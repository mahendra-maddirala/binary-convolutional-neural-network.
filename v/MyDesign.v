==> flow/design.v <==
module MyDesign(dut_run,dut_busy, reset_b, clk, dut_sram_write_address,
                 dut_sram_write_data, dut_sram_write_enable,
                 dut_sram_read_address, sram_dut_read_data,
                  dut_wmem_read_address, wmem_dut_read_data
                      );
input reset_b;
input dut_run;
output reg dut_busy;
input clk;
output reg        dut_sram_write_enable;
output reg [11:0] dut_sram_write_address;
output reg [15:0] dut_sram_write_data;
output reg [11:0] dut_wmem_read_address;
input      [15:0] wmem_dut_read_data;
output reg [11:0] dut_sram_read_address;
input      [15:0] sram_dut_read_data;
reg [15:0] input_matrix ;
reg [8:0] weight_matrix;
reg [15:0] result;
reg [8:0] a0;
reg [8:0] a1;
reg [8:0] a2;
reg [8:0] a3;
reg [3:0] output_row;
reg [3:0] sum0;
reg [3:0] sum1;
reg [3:0] sum2;
reg [3:0] sum3;
reg write_flag;
reg low_bit;
parameter   
     S0 = 1'b0,      
     S1 = 1'b1;      
reg  current_state, next_state;
always @ (posedge clk or negedge reset_b)
begin
  if(!reset_b)
        begin
        dut_sram_write_enable  <=0;
        dut_sram_write_address <=0;
        dut_sram_write_data    <=0;
        dut_wmem_read_address  <=0;
        dut_sram_read_address  <=0;
        dut_busy               <=0;
        current_state          <= S0;
        weight_matrix <= 0;
        end
   else begin
        if(dut_run) dut_busy   <= 1;                 
        if(low_bit == 1) dut_busy <=0; 
        current_state          <= next_state;
        dut_wmem_read_address  <= 0;         
        dut_sram_read_address  <= 0;           
        dut_sram_write_address <= 0;     
        weight_matrix             <= wmem_dut_read_data;  
        input_matrix              <= sram_dut_read_data;  
        dut_sram_write_enable  <= write_flag;
        dut_sram_write_address <= 0;
        dut_sram_write_data    <= output_row;
        end
end
always @(*) 
begin
  case (current_state)
     S0: begin                           
         next_state =S0;
         write_flag = 0;
         output_row =0;
         low_bit = 0;
        if(dut_run == 1)  next_state =S1;
        else next_state = S0;
     end
     S1: begin                                      
                a0[0] = (input_matrix[0])~^ (weight_matrix[0]);
                a0[1] = (input_matrix[1])~^ (weight_matrix[1]);
                a0[2] = (input_matrix[2])~^ (weight_matrix[2]);
                a0[3] = (input_matrix[4])~^ (weight_matrix[3]);
                a0[4] = (input_matrix[5])~^ (weight_matrix[4]);
                a0[5] = (input_matrix[6])~^ (weight_matrix[5]);
                a0[6] = (input_matrix[8])~^ (weight_matrix[6]);
                a0[7] = (input_matrix[9])~^ (weight_matrix[7]);
                a0[8] = (input_matrix[10])~^ (weight_matrix[8]);
                sum0  = a0[0]+ a0[1]+a0[2]+a0[3]+a0[4]+a0[5]+a0[6]+a0[7]+a0[8];
                if(sum0 <= 4) output_row[0] = 0;
                else         output_row[0] = 1;
		a1[0] = (input_matrix[1])~^ (weight_matrix[0]);
                a1[1] = (input_matrix[2])~^ (weight_matrix[1]);
                a1[2] = (input_matrix[3])~^ (weight_matrix[2]);
                a1[3] = (input_matrix[5])~^ (weight_matrix[3]);
                a1[4] = (input_matrix[6])~^ (weight_matrix[4]);
                a1[5] = (input_matrix[7])~^ (weight_matrix[5]);
                a1[6] = (input_matrix[9])~^ (weight_matrix[6]);
                a1[7] = (input_matrix[10])~^ (weight_matrix[7]);
                a1[8] = (input_matrix[11])~^ (weight_matrix[8]);
                sum1  = a1[0]+ a1[1]+a1[2]+a1[3]+a1[4]+a1[5]+a1[6]+a1[7]+a1[8];
                if(sum1 <= 4) output_row[1] = 0;
                else         output_row[1] = 1;
		a2[0] = (input_matrix[4])~^ (weight_matrix[0]);
                a2[1] = (input_matrix[5])~^ (weight_matrix[1]);
                a2[2] = (input_matrix[6])~^ (weight_matrix[2]);
                a2[3] = (input_matrix[8])~^ (weight_matrix[3]);
                a2[4] = (input_matrix[9])~^ (weight_matrix[4]);
                a2[5] = (input_matrix[10])~^ (weight_matrix[5]);
                a2[6] = (input_matrix[12])~^ (weight_matrix[6]);
                a2[7] = (input_matrix[13])~^ (weight_matrix[7]);
                a2[8] = (input_matrix[14])~^ (weight_matrix[8]);
                sum2  = a2[0]+ a2[1]+a2[2]+a2[3]+a2[4]+a2[5]+a2[6]+a2[7]+a2[8];
                if(sum2 <= 4) output_row[2] = 0;
                else         output_row[2] = 1;
		a3[0] = (input_matrix[5])~^ (weight_matrix[0]);
                a3[1] = (input_matrix[6])~^ (weight_matrix[1]);
                a3[2] = (input_matrix[7])~^ (weight_matrix[2]);
                a3[3] = (input_matrix[9])~^ (weight_matrix[3]);
                a3[4] = (input_matrix[10])~^ (weight_matrix[4]);
                a3[5] = (input_matrix[11])~^ (weight_matrix[5]);
                a3[6] = (input_matrix[13])~^ (weight_matrix[6]);
                a3[7] = (input_matrix[14])~^ (weight_matrix[7]);
                a3[8] = (input_matrix[15])~^ (weight_matrix[8]);
                sum3  = a3[0]+ a3[1]+a3[2]+a3[3]+a3[4]+a3[5]+a3[6]+a3[7]+a3[8];
                if(sum3 <= 4) output_row[3] = 0;
                else         output_row[3] = 1;
            next_state = S0;
            write_flag =1;  
            low_bit = 1;
        end 
    default: next_state = S0;       
  endcase
end
endmodule
# [From RTL to reports: MyDesign]
# Tool output for the design above, in the order of the flow.
# Lines are those of the file above, counted from 1.
# Library cell names are shortened.
# A cell with n/a has no value.
[design] top="MyDesign" clock="clk" lib="sky130hd" lib_corner="tt_025C_1v80"

# [After elaboration]
# Counts by Yosys on the flattened word-level netlist (proc, flatten, opt, wreduce; memories kept). Register bits leave out memories and registers merged into their read ports (data or address). Print and check cells are left out. Cells with the same type and inputs are merged into one.
[bits] out_inout_bits=54 elab_cells=93 in_bits=35 register_bits=32
[classes] n_mux=13 add_sub_neg=32 reduce_logical=1 cmp=4 bitwise=37
[op_table] op="4-bit by 1-bit adder with 4-bit output" n=20
[op_table] op="1-bit XNOR" n=36
[op_table] op="3-bit by 1-bit adder with 4-bit output" n=4
[op_table] op="4-bit by 3-bit less-or-equal comparator with 1-bit output (second input constant)" n=4
[op_table] op="2-bit by 1-bit adder with 3-bit output" n=4
[op_table] op="1-bit case mux with 2-bit select" n=6
[op_table] op="1-bit by 1-bit adder with 2-bit output" n=4
[op_table] op="1-bit two-way mux" n=7
[op_table] op="2-bit nonzero test" n=1
[op_table] op="1-bit NOT" n=1

# [Depth]
# Yosys ltp: most cells in a row. Word level: on the elaborated netlist, between registers, memories and ports. Mapped: between sequential cells and ports; inverters and the memories' decode and read muxes count.
[depth] depth_word=12 ABC_AREA=0 depth_mapped=12 ltp_nobuf=11

# [Mapped cells and area]
# Yosys stat after the flow's synthesis: flattened, memories mapped to cells. It holds for the ABC_AREA given above (unset counts as 0); a run with the other value may have another netlist.
[by_type] cell="edfxtp_1" n=16 type_area_um2=480.461
[by_type] cell="dfrtp_1" n=16 type_area_um2=400.384
[by_type] cell="fa_1" n=20 type_area_um2=400.384
[by_type] cell="buf_4" n=48 type_area_um2=360.346
[by_type] cell="xor2_1" n=24 type_area_um2=210.202
[by_type] cell="xnor2_1" n=15 type_area_um2=131.376
[by_type] cell="ha_1" n=8 type_area_um2=100.096
[by_type] cell="inv_1" n=17 type_area_um2=63.811
[by_type] cell="nand2_1" n=7 type_area_um2=26.275
[by_type] cell="nor2b_1" n=4 type_area_um2=25.024
[by_type] cell="a21boi_1" n=3 type_area_um2=22.522
[by_type] cell="o21ai_0" n=4 type_area_um2=20.019
[by_type] cell="a221oi_2" n=1 type_area_um2=15.014
[by_type] cell="clkbuf_2" n=3 type_area_um2=15.014
[by_type] cell="a21oi_1" n=2 type_area_um2=10.01
[by_type] cell="nor2_1" n=2 type_area_um2=7.507
[by_type] cell="conb_1" n=1 type_area_um2=3.754
[synth_totals] mapped_area_um2=2292.2 seqArea_um2=880.8 flip_flops=32 cell_count=191 buffers=51

# [Path before layout]
# Path of least setup slack by OpenSTA after synthesis, without wires, with an ideal clock, recovery checks aside; 20% of the period is set as input and as output delay. Where synthesis merged equal registers, the netlist keeps one of their names.
[synth_path] path_kind="flip-flop to flip-flop" startpoint="register weight_matrix[0]" endpoint="register dut_sram_write_data[2]" t_arrival_ns=3.484 period_ns=4.25 delay_ns=3.610 stages=12 required_ns=4.124 slack_ns=0.640 t_first_pin_ns=0.000 path_buffers=1 setup_time_ns=0.126 synth_period_reached_ns=3.61
# "delay_ns" = arrival - input delay + setup time.
# "stages": output pins that drive a net of the path, with the launching flip-flop's if there is one; two outputs of one cell count as two.
# "synth_period_reached_ns" is the clock period less the worst setup slack; recovery checks do not enter. This is arithmetic on one report: input and output delays are still those of the set period (20% each).
# The rows between start and end are the longest chain of elaborated cells between them; the timing report does not say that the signal goes this way. Where chains are equally long, one stands for them.
# A line is the first line of the expression or statement that the cell stems from. Yosys adds cells for indexed reads and writes and turns some case tables into memories.
[synth_between] cell_sequence="dfrtp_1 -> clkbuf_2 -> xnor2_1 -> fa_1 -> inv_1 -> fa_1 -> fa_1 -> fa_1 -> fa_1 -> nand2_1 -> a221oi_2 -> a21oi_1" elab_chain_len=12 cells_between=12 cone_lines=4 classes_between="8 x add/sub; 1 x compare; 2 x mux; 1 x logic"
[synth_rtl] element="from (decl)" line_no=18 rtl="reg [8:0] weight_matrix;"
[synth_rtl] element="from (assign)" line_no=46 rtl="weight_matrix <= 0;"
[synth_rtl] element="from (assign)" line_no=55 rtl="weight_matrix             <= wmem_dut_read_data;"
[synth_rtl] element="1-bit XNOR" line_no=98 rtl="a2[0] = (input_matrix[4])~^ (weight_matrix[0]);"
[synth_rtl] element="1-bit by 1-bit adder with 2-bit output" line_no=107 rtl="sum2  = a2[0]+ a2[1]+a2[2]+a2[3]+a2[4]+a2[5]+a2[6]+a2[7]+a2[8];"
[synth_rtl] element="2-bit by 1-bit adder with 3-bit output" line_no=107
[synth_rtl] element="3-bit by 1-bit adder with 4-bit output" line_no=107
[synth_rtl] element="4-bit by 1-bit adder with 4-bit output x5" line_no=107
[synth_rtl] element="4-bit by 3-bit less-or-equal comparator with 1-bit output" line_no=108 rtl="if(sum2 <= 4) output_row[2] = 0;"
[synth_rtl] element="1-bit two-way mux" line_no=108
[synth_rtl] element="1-bit case mux with 2-bit select" line_no=64 rtl="case (current_state)"
[synth_rtl] element="to (assign)" line_no=41 rtl="dut_sram_write_data    <=0;"
[synth_rtl] element="to (assign)" line_no=59 rtl="dut_sram_write_data    <= output_row;"
[synth_rtl] element="to (decl)" line_no=12 rtl="output reg [15:0] dut_sram_write_data;"

# [Timing after layout]
# From the final timing report of run A: the path of least setup slack in the routed layout; clock arrival at registers is part of the times.
[layout_path] path_kind="flip-flop to flip-flop" startpoint="register input_matrix[4]" endpoint="register dut_sram_write_data[2]" path_buffers=0 stages=11 setup_time_ns=0.12 required_ns=3.09 t_arrival_ns=3.69 t_first_pin_ns=0.28 period_ns=2.93 slack_ns=-0.61
# The rows between start and end are the longest chain of elaborated cells between them; the timing report does not say that the signal goes this way. Where chains are equally long, one stands for them.
[layout_between] cell_sequence="edfxtp_1 -> xnor2_1 -> fa_1 -> inv_1 -> fa_1 -> fa_1 -> fa_2 -> fa_1 -> nand2_1 -> a221oi_2 -> a21oi_1" elab_chain_len=12 cells_between=12 cone_lines=4 classes_between="8 x add/sub; 1 x compare; 2 x mux; 1 x logic"
[layout_rtl] element="from (decl)" line_no=17 rtl="reg [15:0] input_matrix ;"
[layout_rtl] element="from (assign)" line_no=56 rtl="input_matrix              <= sram_dut_read_data;"
[layout_rtl] element="1-bit XNOR" line_no=98 rtl="a2[0] = (input_matrix[4])~^ (weight_matrix[0]);"
[layout_rtl] element="1-bit by 1-bit adder with 2-bit output" line_no=107 rtl="sum2  = a2[0]+ a2[1]+a2[2]+a2[3]+a2[4]+a2[5]+a2[6]+a2[7]+a2[8];"
[layout_rtl] element="2-bit by 1-bit adder with 3-bit output" line_no=107
[layout_rtl] element="3-bit by 1-bit adder with 4-bit output" line_no=107
[layout_rtl] element="4-bit by 1-bit adder with 4-bit output x5" line_no=107
[layout_rtl] element="4-bit by 3-bit less-or-equal comparator with 1-bit output" line_no=108 rtl="if(sum2 <= 4) output_row[2] = 0;"
[layout_rtl] element="1-bit two-way mux" line_no=108
[layout_rtl] element="1-bit case mux with 2-bit select" line_no=64 rtl="case (current_state)"
[layout_rtl] element="to (assign)" line_no=41 rtl="dut_sram_write_data    <=0;"
[layout_rtl] element="to (assign)" line_no=59 rtl="dut_sram_write_data    <= output_row;"
[layout_rtl] element="to (decl)" line_no=12 rtl="output reg [15:0] dut_sram_write_data;"

# Record of 2 stored runs of the RTL-to-layout flow on MyDesign, platform sky130hd. The runs are unordered. Constraints: input delay and output delay 20% of the set period each, output load 0.01 pF.
# "clock_period_reached_ns" means the clock period less the worst setup slack. The figure is calculated, with input and output delays left at 20% of the set period.
# "worst_setup_path_time_ns": the worst setup path's part of the clock period (all of it between registers, 20% less for each end at a port) less its slack. A launch clock that arrives late makes it longer, a capture clock that arrives late makes it shorter.
# "total_power_mw": no workload was simulated; the value follows from the tool's default switching activity.
run="run A" settings period_ns=2.93 CORE_UTILIZATION=57 SETUP_SLACK_MARGIN=0.47 PLACE_DENSITY=0.43 CORE_ASPECT_RATIO=0.91 CELL_PAD_IN_SITES_GLOBAL_PLACEMENT=0 GPL_ROUTABILITY_DRIVEN=1 CTS_CLUSTER_SIZE=92 CAP_MARGIN=20 CORE_MARGIN=2 SLEW_MARGIN=20
run="run A" results synthesis_area_um2=2292.2 worst_setup_path_time_ns=3.54 worst_setup_path_type="flip-flop to flip-flop" setup_ws_ns=-0.606 fin_tns_ns=-2.197 clock_period_reached_ns=3.536 stdcell_area_um2=2718.9 design_die_area_um2=4545.3 post_route_util_frac=0.724 total_power_mw=1.843 ws_hold_ns=0.513
run="run B" settings period_ns=4.17 CORE_UTILIZATION=44 SETUP_SLACK_MARGIN=1.24 PLACE_DENSITY_LB_ADDON=0.23 CORE_MARGIN=8 CELL_PAD_IN_SITES_DETAIL_PLACEMENT=0 CAP_MARGIN=15 SLEW_MARGIN=40 MIN_ROUTING_LAYER="met2"
run="run B" results synthesis_area_um2=2292.2 worst_setup_path_time_ns=3.51 worst_setup_path_type="flip-flop to flip-flop" setup_ws_ns=0.664 fin_tns_ns=0.000 clock_period_reached_ns=3.506 stdcell_area_um2=2792.7 design_die_area_um2=7774.8 post_route_util_frac=0.55 total_power_mw=1.380 ws_hold_ns=0.501
